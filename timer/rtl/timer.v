==> flow/design.v <==
module timer (
    input  wire          hclk,
    input  wire          hresetn,
    input  wire          wdt_rstn,
    input  wire [31:0]   timerA_cfg,
    input  wire [31:0]   timerB_cfg,
    input  wire [31:0]   timerC_cfg,
    input  wire [31:0]   wdtimer_cfg,
    input  wire [31:0]   wdtimer_cfg2,
    input  wire          timerA_en,
    input  wire          timerB_en,
    input  wire          timerC_en,
    input  wire          wdtimer_en,
    input  wire          timerA_rst,
    input  wire          timerB_rst,
    input  wire          timerC_rst,
    input  wire          wdtimer_rst,
    input  wire [31:0]   pwm_val_tim0,
    input  wire [31:0]   pwm_val_tim1,
    output reg           timerA_irq,
    output reg           timerB_irq,
    output reg           timerC_irq,
    output wire          wdtimer_irq,
    output reg           wdtimer_nmi,
    output wire          pwm_out
);
reg [15:0] timerA_L;
reg [15:0] timerA_U;
reg        timerA_incr;
reg [15:0] timerB_L;
reg [15:0] timerB_U;
reg        timerB_incr;
reg [15:0] timerC_L;
reg [15:0] timerC_U;
reg        timerC_incr;
reg [15:0] wdtimer_L;
reg [15:0] wdtimer_U;
reg        wdtimer_incr;
reg        wdtimer_irq_loc;
reg        wdtimer_irq_loc_d1;
reg        wdtimer_irq_loc_d2;
reg        wdtimer_irq_loc_d3;
reg        wdtimer_irq_loc_d4;
reg        wdtimer_irq_loc_d5;
reg [31:0] pwm_shift_reg;
reg [7:0]  pwm_shift_count;
always @ (posedge hclk or negedge hresetn) begin
  if (hresetn == 1'b0) begin
    timerA_U    <= 16'b0;
    timerA_incr <= 1'b0;
  end
  else begin
    if (timerA_rst == 1'b1) begin
      timerA_U    <= 16'b0;
      timerA_incr <= 1'b0;
    end
    else if (timerA_en == 1'b1) begin
        if (timerA_U == timerA_cfg[31:16]) begin
          timerA_U    <= 16'b0;
          timerA_incr <= 1'b1;
        end
        else begin
          timerA_U    <= timerA_U + 1'b1;
          timerA_incr <= 1'b0;
        end
    end
    else begin
      timerA_U    <= 16'b0;
      timerA_incr <= 1'b0;
    end
  end
end
always @ (posedge hclk or negedge hresetn) begin
  if (hresetn == 1'b0) begin
    timerA_L   <= 16'b0;
  end
  else begin
    if (timerA_rst == 1'b1) begin
      timerA_L    <= 16'b0;
    end
    else if (timerA_en == 1'b1) begin
      if (timerA_L == timerA_cfg[15:0]) begin
        timerA_L   <= 16'b0;
      end
      else if (timerA_incr == 1'b1) begin
        timerA_L   <= timerA_L + 1'b1;
      end
    end
    else begin
      timerA_L   <= 16'b0;
    end
  end
end
always @ (posedge hclk or negedge hresetn) begin
  if (hresetn == 1'b0) begin
    timerA_irq <= 1'b0;
  end
  else begin
    if (timerA_rst == 1'b1) begin
      timerA_irq <= 1'b0;
    end
    else if (timerA_en == 1'b1) begin
      if (timerA_L == timerA_cfg[15:0]) begin
        timerA_irq <= 1'b1;
      end
      else begin
        timerA_irq <= 1'b0;
      end
    end
  end
end
always @ (posedge hclk or negedge hresetn) begin
  if (hresetn == 1'b0) begin
    timerB_U    <= 16'b0;
    timerB_incr <= 1'b0;
  end
  else begin
    if (timerB_rst == 1'b1) begin
      timerB_U    <= 16'b0;
      timerB_incr <= 1'b0;
    end
    else if (timerB_en == 1'b1) begin
        if (timerB_U == timerB_cfg[31:16]) begin
          timerB_U    <= 16'b0;
          timerB_incr <= 1'b1;
        end
        else begin
          timerB_U    <= timerB_U + 1'b1;
          timerB_incr <= 1'b0;
        end
    end
    else begin
      timerB_U    <= 16'b0;
      timerB_incr <= 1'b0;
    end
  end
end
always @ (posedge hclk or negedge hresetn) begin
  if (hresetn == 1'b0) begin
    timerB_L   <= 16'b0;
  end
  else begin
    if (timerB_rst == 1'b1) begin
      timerB_L    <= 16'b0;
    end
    else if (timerB_en == 1'b1) begin
      if (timerB_L == timerB_cfg[15:0]) begin
        timerB_L   <= 16'b0;
      end
      else if (timerB_incr == 1'b1) begin
        timerB_L   <= timerB_L + 1'b1;
      end
    end
    else begin
      timerB_L   <= 16'b0;
    end
  end
end
always @ (posedge hclk or negedge hresetn) begin
  if (hresetn == 1'b0) begin
    timerB_irq <= 1'b0;
  end
  else begin
    if (timerB_rst == 1'b1) begin
      timerB_irq <= 1'b0;
    end
    else if (timerB_en == 1'b1) begin
      if (timerB_L == timerB_cfg[15:0]) begin
        timerB_irq <= 1'b1;
      end
      else begin
        timerB_irq <= 1'b0;
      end
    end
  end
end
always @ (posedge hclk or negedge hresetn) begin
  if (hresetn == 1'b0) begin
    timerC_U    <= 16'b0;
    timerC_incr <= 1'b0;
  end
  else begin
    if (timerC_rst == 1'b1) begin
      timerC_U    <= 16'b0;
      timerC_incr <= 1'b0;
    end
    else if (timerC_en == 1'b1) begin
        if (timerC_U == timerC_cfg[31:16]) begin
          timerC_U    <= 16'b0;
          timerC_incr <= 1'b1;
        end
        else begin
          timerC_U    <= timerC_U + 1'b1;
          timerC_incr <= 1'b0;
        end
    end
    else begin
      timerC_U    <= 16'b0;
      timerC_incr <= 1'b0;
    end
  end
end
always @ (posedge hclk or negedge hresetn) begin
  if (hresetn == 1'b0) begin
    timerC_L   <= 16'b0;
  end
  else begin
    if (timerC_rst == 1'b1) begin
      timerC_L    <= 16'b0;
    end
    else if (timerC_en == 1'b1) begin
      if (timerC_L == timerC_cfg[15:0]) begin
        timerC_L   <= 16'b0;
      end
      else if (timerC_incr == 1'b1) begin
        timerC_L   <= timerC_L + 1'b1;
      end
    end
    else begin
      timerC_L   <= 16'b0;
    end
  end
end
always @ (posedge hclk or negedge hresetn) begin
  if (hresetn == 1'b0) begin
    timerC_irq <= 1'b0;
  end
  else begin
    if (timerC_rst == 1'b1) begin
      timerC_irq <= 1'b0;
    end
    else if (timerC_en == 1'b1) begin
      if (timerC_L == timerC_cfg[15:0]) begin
        timerC_irq <= 1'b1;
      end
      else begin
        timerC_irq <= 1'b0;
      end
    end
  end
end
always @ (posedge hclk or negedge hresetn) begin
  if (hresetn == 1'b0) begin
    wdtimer_U    <= 16'b0;
    wdtimer_incr <= 1'b0;
  end
  else begin
    if (wdtimer_rst == 1'b1) begin
      wdtimer_U    <= 16'b0;
      wdtimer_incr <= 1'b0;
    end
    else if (wdtimer_en == 1'b1) begin
        if (wdtimer_U == wdtimer_cfg[31:16]) begin
          wdtimer_U    <= 16'b0;
          wdtimer_incr <= 1'b1;
        end
        else begin
          wdtimer_U    <= wdtimer_U + 1'b1;
          wdtimer_incr <= 1'b0;
        end
    end
    else begin
      wdtimer_U    <= 16'b0;
      wdtimer_incr <= 1'b0;
    end
  end
end
always @ (posedge hclk or negedge hresetn) begin
  if (hresetn == 1'b0) begin
    wdtimer_L   <= 16'b0;
  end
  else begin
    if (wdtimer_rst == 1'b1) begin
      wdtimer_L    <= 16'b0;
    end
    else if (wdtimer_en == 1'b1) begin
      if (wdtimer_L == wdtimer_cfg[15:0]) begin
        wdtimer_L   <= 16'b0;
      end
      else if (wdtimer_incr == 1'b1) begin
        wdtimer_L   <= wdtimer_L + 1'b1;
      end
    end
    else begin
      wdtimer_L    <= 16'b0;
    end
  end
end
always @ (posedge hclk or negedge hresetn) begin
  if (hresetn == 1'b0) begin
    wdtimer_irq_loc <= 1'b0;
  end
  else begin
    if (wdtimer_rst == 1'b1) begin
      wdtimer_irq_loc <= 1'b0;
    end
    else if (wdtimer_en == 1'b1) begin
      if (wdtimer_L == wdtimer_cfg[15:0]) begin
        wdtimer_irq_loc <= 1'b1;
      end
      else begin
        wdtimer_irq_loc <= 1'b0;
      end
    end
  end
end
always @ (posedge hclk or negedge hresetn) begin
  if (hresetn == 1'b0) begin
    wdtimer_nmi <= 1'b0;
  end
  else begin
    if (wdtimer_en == 1'b1) begin
      if (wdtimer_L == wdtimer_cfg2[15:0]) begin
        wdtimer_nmi <= 1'b1;
      end
      else begin
        wdtimer_nmi <= 1'b0;
      end
    end
  end
end
always @ (posedge hclk or negedge wdt_rstn) begin
  if (wdt_rstn == 1'b0) begin
    wdtimer_irq_loc_d1 <= 1'b0;
    wdtimer_irq_loc_d2 <= 1'b0;
    wdtimer_irq_loc_d3 <= 1'b0;
    wdtimer_irq_loc_d4 <= 1'b0;
    wdtimer_irq_loc_d5 <= 1'b0;
  end
  else begin
    wdtimer_irq_loc_d1 <= wdtimer_irq_loc;
    wdtimer_irq_loc_d2 <= wdtimer_irq_loc_d1;
    wdtimer_irq_loc_d3 <= wdtimer_irq_loc_d2;
    wdtimer_irq_loc_d4 <= wdtimer_irq_loc_d3;
    wdtimer_irq_loc_d5 <= wdtimer_irq_loc_d4;
  end
end
assign  wdtimer_irq = wdtimer_irq_loc_d3 | wdtimer_irq_loc_d4 | wdtimer_irq_loc_d5;
always @ (posedge hclk or negedge hresetn) begin
  if (hresetn == 1'b0) begin
    pwm_shift_reg   <= 32'b0;
    pwm_shift_count <= 8'd0;
  end
  else if ((timerC_rst == 1'b1) | (pwm_shift_count == 8'd64)) begin
    pwm_shift_reg   <= pwm_val_tim0;
    pwm_shift_count <= 8'd0;
  end
  else if (pwm_shift_count == 8'd32) begin
    pwm_shift_reg <= pwm_val_tim1;
  end
  else if (timerC_irq == 1'b1) begin
    pwm_shift_reg[31:0] <= {1'b0, pwm_shift_reg[31:1]};
  end
end
assign pwm_out = pwm_shift_reg[0];
endmodule
Tool chain data of timer
What the tools print for timer, step after step.
Line numbers count from 1 in the design file above.
Operators carry their Yosys type and port widths (W data, S select, Z words).
The mark -- stands for no value.

set-up
  design top = timer
  clock = hclk
  cell library = sky130hd
  library corner = tt_025C_1v80

Word-level counts
Yosys after proc, flatten, opt, wreduce and memory -nomap, before mapping. Memory bits, and registers merged into a memory's read port (data or address), are not among the register bits. Print and check cells are not counted. Equal cells are merged and count once.

storage and ports
  bits in latches = 0
  memories = 0
  clocked read ports x word width = 0
  bits in writable memories = 0
  output and inout port bits = 6
  register bits = 174
  memory bits (read-only) = 0
  bits of input ports = 235
  cells after elaboration = 106

operators by class
  reductions and logical operators = 5
  bitwise gates (word level) = 2
  divide/modulo/power cells = 0
  shift operators = 0
  equality and inequality tests = 13
  multipliers = 0
  magnitude comparators = 0
  add/sub/neg operators = 8
  mux-type cells = 55

operator list
  operator                 count
  $mux W16                 28
  $eq A16 B16 Y1           9
  $add A16 B1 Y16 const B  8
  $mux W32                 2
  $mux W1                  25
  $ne A4 B1 Y1 const B     4
  $reduce_bool A2 Y1       4
  $reduce_bool A3 Y1       1
  $or A1 B1 Y1             2

Depth
Depth = most cells in a row (Yosys ltp): at word level without a register or memory, in the mapped netlist without a sequential cell, where the memories' decode and read muxes count.

depth
  word-level depth = 5
  ABC_AREA = 0
  gate-level depth with buffers = 6
  mapped depth without buffers = 5

Synthesis result
Yosys stat after the flow's synthesis: flattened, memories mapped to cells. It holds for the ABC_AREA given above (unset counts as 0); a run with the other value may have another netlist.

mapped netlist
  sequential area = 4354.2 um2
  mapped flip-flops = 174
  mapped cells = 995
  chip area (Yosys) = 9879.5 um2
  buffer cells = 54

cells by type
  type                       count  total area (um2)
  sky130_fd_sc_hd__dfrtp_1   174    4.35E+03
  sky130_fd_sc_hd__xnor2_1   191    1.67E+03
  sky130_fd_sc_hd__nor3_1    113    565.542
  sky130_fd_sc_hd__nand4_1   72     450.432
  sky130_fd_sc_hd__xor2_1    48     420.403
  sky130_fd_sc_hd__mux2i_1   35     350.336
  sky130_fd_sc_hd__nand2_1   67     251.491
  sky130_fd_sc_hd__o21ai_0   45     225.216
  sky130_fd_sc_hd__nand3_1   32     160.154
  sky130_fd_sc_hd__a211oi_1  20     150.144
  sky130_fd_sc_hd__clkbuf_1  39     146.39
  sky130_fd_sc_hd__and4_1    14     122.618
  sky130_fd_sc_hd__ha_1      8      100.096
  sky130_fd_sc_hd__or3_1     16     100.096
  sky130_fd_sc_hd__nor4_1    15     93.84
  sky130_fd_sc_hd__nor4_2    7      87.584
  sky130_fd_sc_hd__buf_2     15     75.072
  sky130_fd_sc_hd__and2_1    9      56.304

Not listed: further types 20, cells in them 75.

Path before layout
Path of least setup slack by OpenSTA after synthesis, without wires, with an ideal clock, recovery checks aside; 20% of the period is set as input and as output delay. Where synthesis merged equal registers, the netlist keeps one of their names.

timing path after synthesis
  path type = reg-to-reg
  start point = reg timerC_L[2]
  end point = reg timerC_L[5]
  path slack = 178 ps
  period = 1940 ps
  setup time = 136 ps
  stages = 7
  buffers on the path = 2
  data required time = 1804 ps
  time at the first pin = 0 ps
  path delay = 1761 ps
  arrival = 1625 ps
  synthesis period reached = 1762 ps

"path delay" is the arrival time less input delay plus setup time.
"stages": output pins that drive a net of the path, with the launching flip-flop's if there is one; two outputs of one cell count as two.
"synthesis period reached" is the clock period less the worst setup slack; recovery checks do not enter. This is arithmetic on one report: input and output delays are still those of the set period (20% each).
The rows between start and end are the longest chain of elaborated cells between them; the timing report does not say that the signal goes this way. Where chains are equally long, one stands for them.
A line is the first line of the expression or statement that the cell stems from. Yosys adds cells for indexed reads and writes and turns some case tables into memories.
At most two assigning lines are given for a register; there are more.

on the way, after synthesis
  path through = sky130_fd_sc_hd__dfrtp_1 -> sky130_fd_sc_hd__clkbuf_1 -> sky130_fd_sc_hd__xnor2_1 -> sky130_fd_sc_hd__nand4_1 -> sky130_fd_sc_hd__nor4_2 -> sky130_fd_sc_hd__buf_2 -> sky130_fd_sc_hd__nor3_1
  cells in the longest elaborated chain = 5
  elaborated cells between the ends (all ways) = 7
  classes of those cells = 1 x add/sub; 2 x eq/ne; 4 x mux

RTL lines, path after synthesis
  what             RTL line  RTL
  from (decl)      33        reg [15:0] timerC_L;
  from (assign)    205       timerC_L   <= 16'b0;
  from (assign)    216       timerC_L   <= timerC_L + 1'b1;
  $add A16 B1 Y16  216
  $mux W16         215       else if (timerC_incr == 1'b1) begin
  $mux W16         212       if (timerC_L == timerC_cfg[15:0]) begin
  $mux W16         211       else if (timerC_en == 1'b1) begin
  $mux W16         208       if (timerC_rst == 1'b1) begin
  to (assign)      209       timerC_L    <= 16'b0;
  to (assign)      216
  to (decl)        33

Timing after layout
From the final timing report of run 1: the path of least setup slack in the routed layout; clock arrival at registers is part of the times.
The report prints the path's times to 10 ps; the period is as set.

timing path post-layout
  path type = reg-to-output
  start point = reg timerC_irq
  end point = out timerC_irq
  period = 1750 ps
  stages = 2
  buffers on the path = 1
  data required time = 1400 ps
  time at the first pin = 430 ps
  arrival = 1350 ps
  path slack = 50 ps
  external output delay = 350 ps

At most two assigning lines are given for a register; there are more.

on the way, post-layout
  path through = sky130_fd_sc_hd__dfrtp_2 -> sky130_fd_sc_hd__clkdlybuf4s50_1
  cells in the longest elaborated chain = 0
  elaborated cells between the ends (all ways) = 0
  source lines of those cells = 0

RTL lines, path post-layout
  what           RTL line  RTL
  from (decl)    22        output reg           timerC_irq,
  from (assign)  226       timerC_irq <= 1'b0;
  from (assign)  230       timerC_irq <= 1'b0;
  to (decl)      22

FLOW RESULTS
============

Record of 2 stored runs of the RTL-to-layout flow on timer, platform sky130hd. The runs are unordered. Constraints: input delay and output delay 20% of the set period each, output load 0.01 pF.
"reached clock period" is the run's clock period less its worst setup slack. It is reckoned from that one timing run; input and output delays stay at 20% of the period that was set.
"power consumption": no workload was simulated; the value follows from the tool's default switching activity.
Settings: - = not set for that run.

item                                          run 1    run 2
period_ns                                     1.75     1.2
CORE_UTILIZATION                              51       40
PLACE_DENSITY_LB_ADDON                        0.09     -
CORE_ASPECT_RATIO                             1.81     -
CORE_MARGIN                                   4        2
GPL_ROUTABILITY_DRIVEN                        1        -
CTS_CLUSTER_SIZE                              81       -
CTS_CLUSTER_DIAMETER                          30       -
CAP_MARGIN                                    10       20
MIN_ROUTING_LAYER                             met2     -
SLEW_MARGIN                                   20       20
reached clock period (ps)                     1704     1686
worst setup slack after layout (ps)           46       -486
standard-cell area of the final layout (um2)  13404.1  16789.9
power consumption (µW)                        9188     13555
die outline area (um2)                        21760.6  25972.5
cell area after synthesis (um2)               9879.5   9879.5
